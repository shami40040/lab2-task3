==> flow/design.v <==
module Blinky_10Hz(clock_in, clock_out);
 input clock_in;  
 output clock_out;  
 reg [31:0] counter_out;  
 reg clock_out;  
 initial begin
 counter_out<=32'h00000000;  
 clock_out<=0;
 end
 always @(posedge clock_in)
 begin
 counter_out<=counter_out + 32'h00000001;  
 if (counter_out>32'h989680)  
 begin
 counter_out<=32'h00000000;  
 clock_out <= ~clock_out;  
 end
 end
 endmodule
module Blinky_1Hz(clock_in, clock_out);
 input clock_in;  
 output clock_out;  
 reg [31:0] counter_out;  
 reg clock_out;  
 initial begin
 counter_out<=32'h00000000;  
 clock_out<=0;
 end
 always @(posedge clock_in)
 begin
 counter_out<=counter_out + 32'h00000001;  
 if (counter_out>32'h5F5E100)  
 begin
 counter_out<=32'h00000000;  
 clock_out <= ~clock_out;  
 end
 end
 endmodule
module Blinky_20Hz(clock_in, clock_out);
 input clock_in;  
 output clock_out;  
 reg [31:0] counter_out;  
 reg clock_out;  
 initial begin
 counter_out<=32'h00000000;  
 clock_out<=0;
 end
 always @(posedge clock_in)
 begin
 counter_out<=counter_out + 32'h00000001;  
 if (counter_out>32'h4C4B40)  
 begin
 counter_out<=32'h00000000;  
 clock_out <= ~clock_out;  
 end
 end
 endmodule
module Blinky_5Hz(clock_in, clock_out);
 input clock_in;  
 output clock_out;  
 reg [31:0] counter_out;  
 reg clock_out;  
 initial begin
 counter_out<=32'h00000000;  
 clock_out<=0;
 end
 always @(posedge clock_in)
 begin
 counter_out<=counter_out + 32'h00000001;  
 if (counter_out>32'h1312D00)  
 begin
 counter_out<=32'h00000000;  
 clock_out <= ~clock_out;  
 end
 end
 endmodule
module Top_level(clock_in, SW, LED);
input clock_in;
input [1:0] SW;
output [15:0] LED;
Blinky_1Hz inst0(clock_in, clock_out_1);
Blinky_5Hz inst1(clock_in, clock_out_5);
Blinky_10Hz inst2(clock_in, clock_out_10);
Blinky_20Hz inst3(clock_in, clock_out_20);
and and1(clock_out_11, clock_out_1, ~SW[0], ~SW[1]);
and and2(clock_out_55, clock_out_5, ~SW[0], SW[1]);
and and3(clock_out_1010, clock_out_10, SW[0], ~SW[1]);
and and4(clock_out_2020, clock_out_20, SW[0], SW[1]);
connecter c0(clock_out_11, LED[0], LED[1], LED[2], LED[3]);
connecter c1(clock_out_55, LED[4], LED[5], LED[6], LED[7]);
connecter c2(clock_out_1010, LED[8], LED[9], LED[10], LED[11]);
connecter c3(clock_out_2020, LED[12], LED[13], LED[14], LED[15]);
endmodule
module connecter(In,out0,out1,out2,out3);
input In;
output out0,out1,out2,out3;
buf buf0(out0,In);
buf buf1(out1,In);
buf buf2(out2,In);
buf buf3(out3,In);
endmodule
Tool chain data of Top_level
The steps from the RTL of Top_level to its reports follow in flow order.
Line numbers count from 1 in the design file above.
Operators: Yosys type, input widths -> output width; for muxes data width and select width s.
Cell names lack the library's common part.
A cell with - has no value.
- design top: Top_level
- clock input: clock_in
- library: sky130hd
- corner: tt_025C_1v80

Elaborated design
Source: Yosys, flattened and elaborated, memories not mapped. Widths are those after wreduce; folded enables and synchronous resets count as part of the registers. Registers that Yosys merges into a memory's read port (data or address) are not register bits. Print and check cells do not count. Equal cells are merged and count once.
- memory bits (read-only): 0
- bits of input ports: 3
- cells after elaboration at 30
- flip-flop bits (word level) at 132
- memories: 0
- memory bits (writable) at 0
- bits in latches: 0
- word width x clocked read ports at 0
- magnitude comparators at 4
- equal/unequal tests at 0
- reductions and logical operators: 0
- multipliers: 0
- bitwise operators at 14
- shift operators at 0
- $add $sub $neg at 4
- divide/modulo/power cells at 0
- multiplexer cells: 0
- operators with widths (kind ; number):
    $add 32x1->32 const B ; 4
    $gt 32x23->1 const B ; 1
    $gt 32x24->1 const B ; 1
    $gt 32x25->1 const B ; 1
    $gt 32x27->1 const B ; 1
    $and 1x1->1 ; 8
    $not 1->1 ; 6

Logic depth
Yosys ltp: most cells in a row. Word level: on the elaborated netlist, between registers, memories and ports. Mapped: between sequential cells and ports; inverters and the memories' decode and read muxes count.
- noted depth after elaboration: 3
- noted ABC_AREA: 0
- mapped depth at 8

Netlist
The flow's flattened synthesis, as Yosys stat reports it; memories are mapped. The netlist is that of the ABC_AREA named above (0 if unset); the other value can give another one.
- area of sequential cells: 0.0026826 mm2
- chip area (Yosys): 0.0056291 mm2
- flip-flop cells at 132
- buffers: 29
- cells in the netlist at 611
- cell types (cell ; number ; area in all (um2)):
    dfxtp_1 ; 128 ; 2.56E+03
    xor2_1 ; 49 ; 429.162
    nor2_1 ; 106 ; 397.882
    xnor2_1 ; 39 ; 341.578
    nand3_1 ; 42 ; 210.202
    nand4_1 ; 26 ; 162.656
    buf_4 ; 18 ; 135.13
    nand2_1 ; 36 ; 135.13
    edfxtp_1 ; 4 ; 120.115
    and3_1 ; 17 ; 106.352
    ha_1 ; 8 ; 100.096
    nor2_2 ; 16 ; 100.096
    inv_1 ; 22 ; 82.579
    nor4_1 ; 13 ; 81.328
    nor3_1 ; 16 ; 80.077
    and4_1 ; 8 ; 70.067
    nor4_2 ; 3 ; 37.536
    nor4b_1 ; 4 ; 35.034
Not listed: further types 33, cells in them 56.
The figures by module come from a second, unflattened synthesis with its own total; it is not the netlist above.
- noted cells (unflattened synthesis): 649
- area total of the unflattened synthesis: 0.0061522 mm2
Each row is one instance without its submodules.
- modules (module ; cells ; area (mm2) ; instances):
    Blinky_5Hz ; 164 ; 0.0015252 ; 1
    Blinky_1Hz ; 165 ; 0.0015227 ; 1
    Blinky_20Hz ; 149 ; 0.0014852 ; 1
    Blinky_10Hz ; 151 ; 0.0014664 ; 1
    connecter ; 4 ; 0.00003 ; 4
    Top_level ; 4 ; 0.0000325 ; 1

Timing after synthesis
OpenSTA on the mapped netlist: ideal clock, no wires. The path of least setup slack (recovery checks aside). Input and output delay are each 20% of the period. Register names are those of the netlist, which keeps one name where synthesis merged equal registers.
- path kind: reg-to-reg
- start: register inst1.counter_out[12]
- end: register inst1.clock_out
- noted buffers on the path: 2
- arrival: 1.507 ns
- noted path slack: 1.029 ns
- noted data required time: 2.536 ns
- launch time at the first pin: 0.000 ns
- clock period at 2.83 ns
- noted delay of the path: 1.801 ns
- setup time at 0.294 ns
- stages on the path: 6
- noted period reached after synthesis: 1.801 ns
"delay of the path" = arrival - input delay + setup time.
"stages on the path" counts driving pins, that of a launching flip-flop among them; a cell with two outputs on the path counts twice.
"period reached after synthesis" = period - worst setup slack (recovery checks aside). The figure is calculated, with input and output delays left at 20% of the set period.
Between the ends stands the longest chain of elaborated cells between them, by number of cells; it is not shown to be the way that was timed. Of several equally long chains one is given.
Each line given opens the expression or statement behind the cell; cells for indexed reads and writes are added by Yosys, which also makes memories of some case tables.
- cells stage by stage: dfxtp_1 clkbuf_1 o21ai_0 a2111o_1 a21oi_2 buf_6
- length of the longest elaborated chain at 1
- elaborated cells on any way between the ends at 1
- noted RTL lines with such cells: 1
- classes of those cells: 1 x compare
- ends and longest elaborated chain, post-synthesis (element ; RTL line ; text):
    start: declaration ; 61 ; reg [31:0] counter_out;
    start: assignment ; 69 ; counter_out<=counter_out + 32'h00000001;
    start: assignment ; 72 ; counter_out<=32'h00000000;
    $gt 32x25->1 ; 70 ; if (counter_out>32'h1312D00)
    end: assignment ; 73 ; clock_out <= ~clock_out;
    end: declaration ; 60 ; output clock_out;

Timing after layout
From the final timing report of run A: the path of least setup slack in the routed layout; clock arrival at registers is part of the times.
- path kind: input-to-output
- start: input port SW[1]
- end: output port LED[0]
- input delay: 0.53 ns
- noted path slack: 0.16 ns
- arrival: 1.98 ns
- noted output delay: 0.53 ns
- noted data required time: 2.14 ns
- launch time at the first pin: 0.53 ns
- stages on the path: 3
- noted buffers on the path: 2
- clock period at 2.67 ns
Between the ends stands the longest chain of elaborated cells between them, by number of cells; it is not shown to be the way that was timed. Of several equally long chains one is given.
- cells stage by stage: clkdlybuf4s50_1 nor3_1 clkdlybuf4s50_1
- length of the longest elaborated chain at 2
- elaborated cells on any way between the ends at 2
- classes of those cells: 2 x logic
- ends and longest elaborated chain, post-layout (element ; RTL line ; text):
    start: declaration ; 79 ; input [1:0] SW;
    $not 1->1 ; 85 ; and and1(clock_out_11, clock_out_1, ~SW[0], ~SW[1]);
    $and 1x1->1 ; 85 ;
    end: declaration ; 80 ; output [15:0] LED;

2 stored runs of Top_level in the flow (synthesis by Yosys, layout by OpenROAD, sky130hd cells), in arbitrary order. Constraints: input delay and output delay 20% of the set period each, output load 0.01 pF.
"reached clock period" = clock period - worst setup slack. The figure is calculated, with input and output delays left at 20% of the set period.

Run A
Settings were period_ns = 2.67; CORE_UTILIZATION = 49; SETUP_SLACK_MARGIN = -0.14; CORE_MARGIN = 8; MAX_ROUTING_LAYER = met5; CAP_MARGIN = 20; SLEW_MARGIN = 20
- mapped cell area after synthesis: 0.0056291 mm2
- noted the die area: 0.0151733 mm2
- noted the post-route utilization: 0.581
- setup slack of the worst path: 0.155 ns
- worst hold slack in the final report at 0.471 ns
- reached clock period at 2.515 ns

Run B
Settings were period_ns = 2.8; CORE_UTILIZATION = 45; PLACE_DENSITY_LB_ADDON = 0.23; TNS_END_PERCENT = 10; ABC_AREA = 0; GPL_ROUTABILITY_DRIVEN = 1; CTS_CLUSTER_SIZE = 65; MAX_ROUTING_LAYER = met4; CAP_MARGIN = 20; CORE_MARGIN = 2; SLEW_MARGIN = 20
- mapped cell area after synthesis: 0.0056291 mm2
- noted the die area: 0.0134201 mm2
- noted the post-route utilization: 0.545
- setup slack of the worst path: 0.216 ns
- worst hold slack in the final report at 0.462 ns
- reached clock period at 2.584 ns
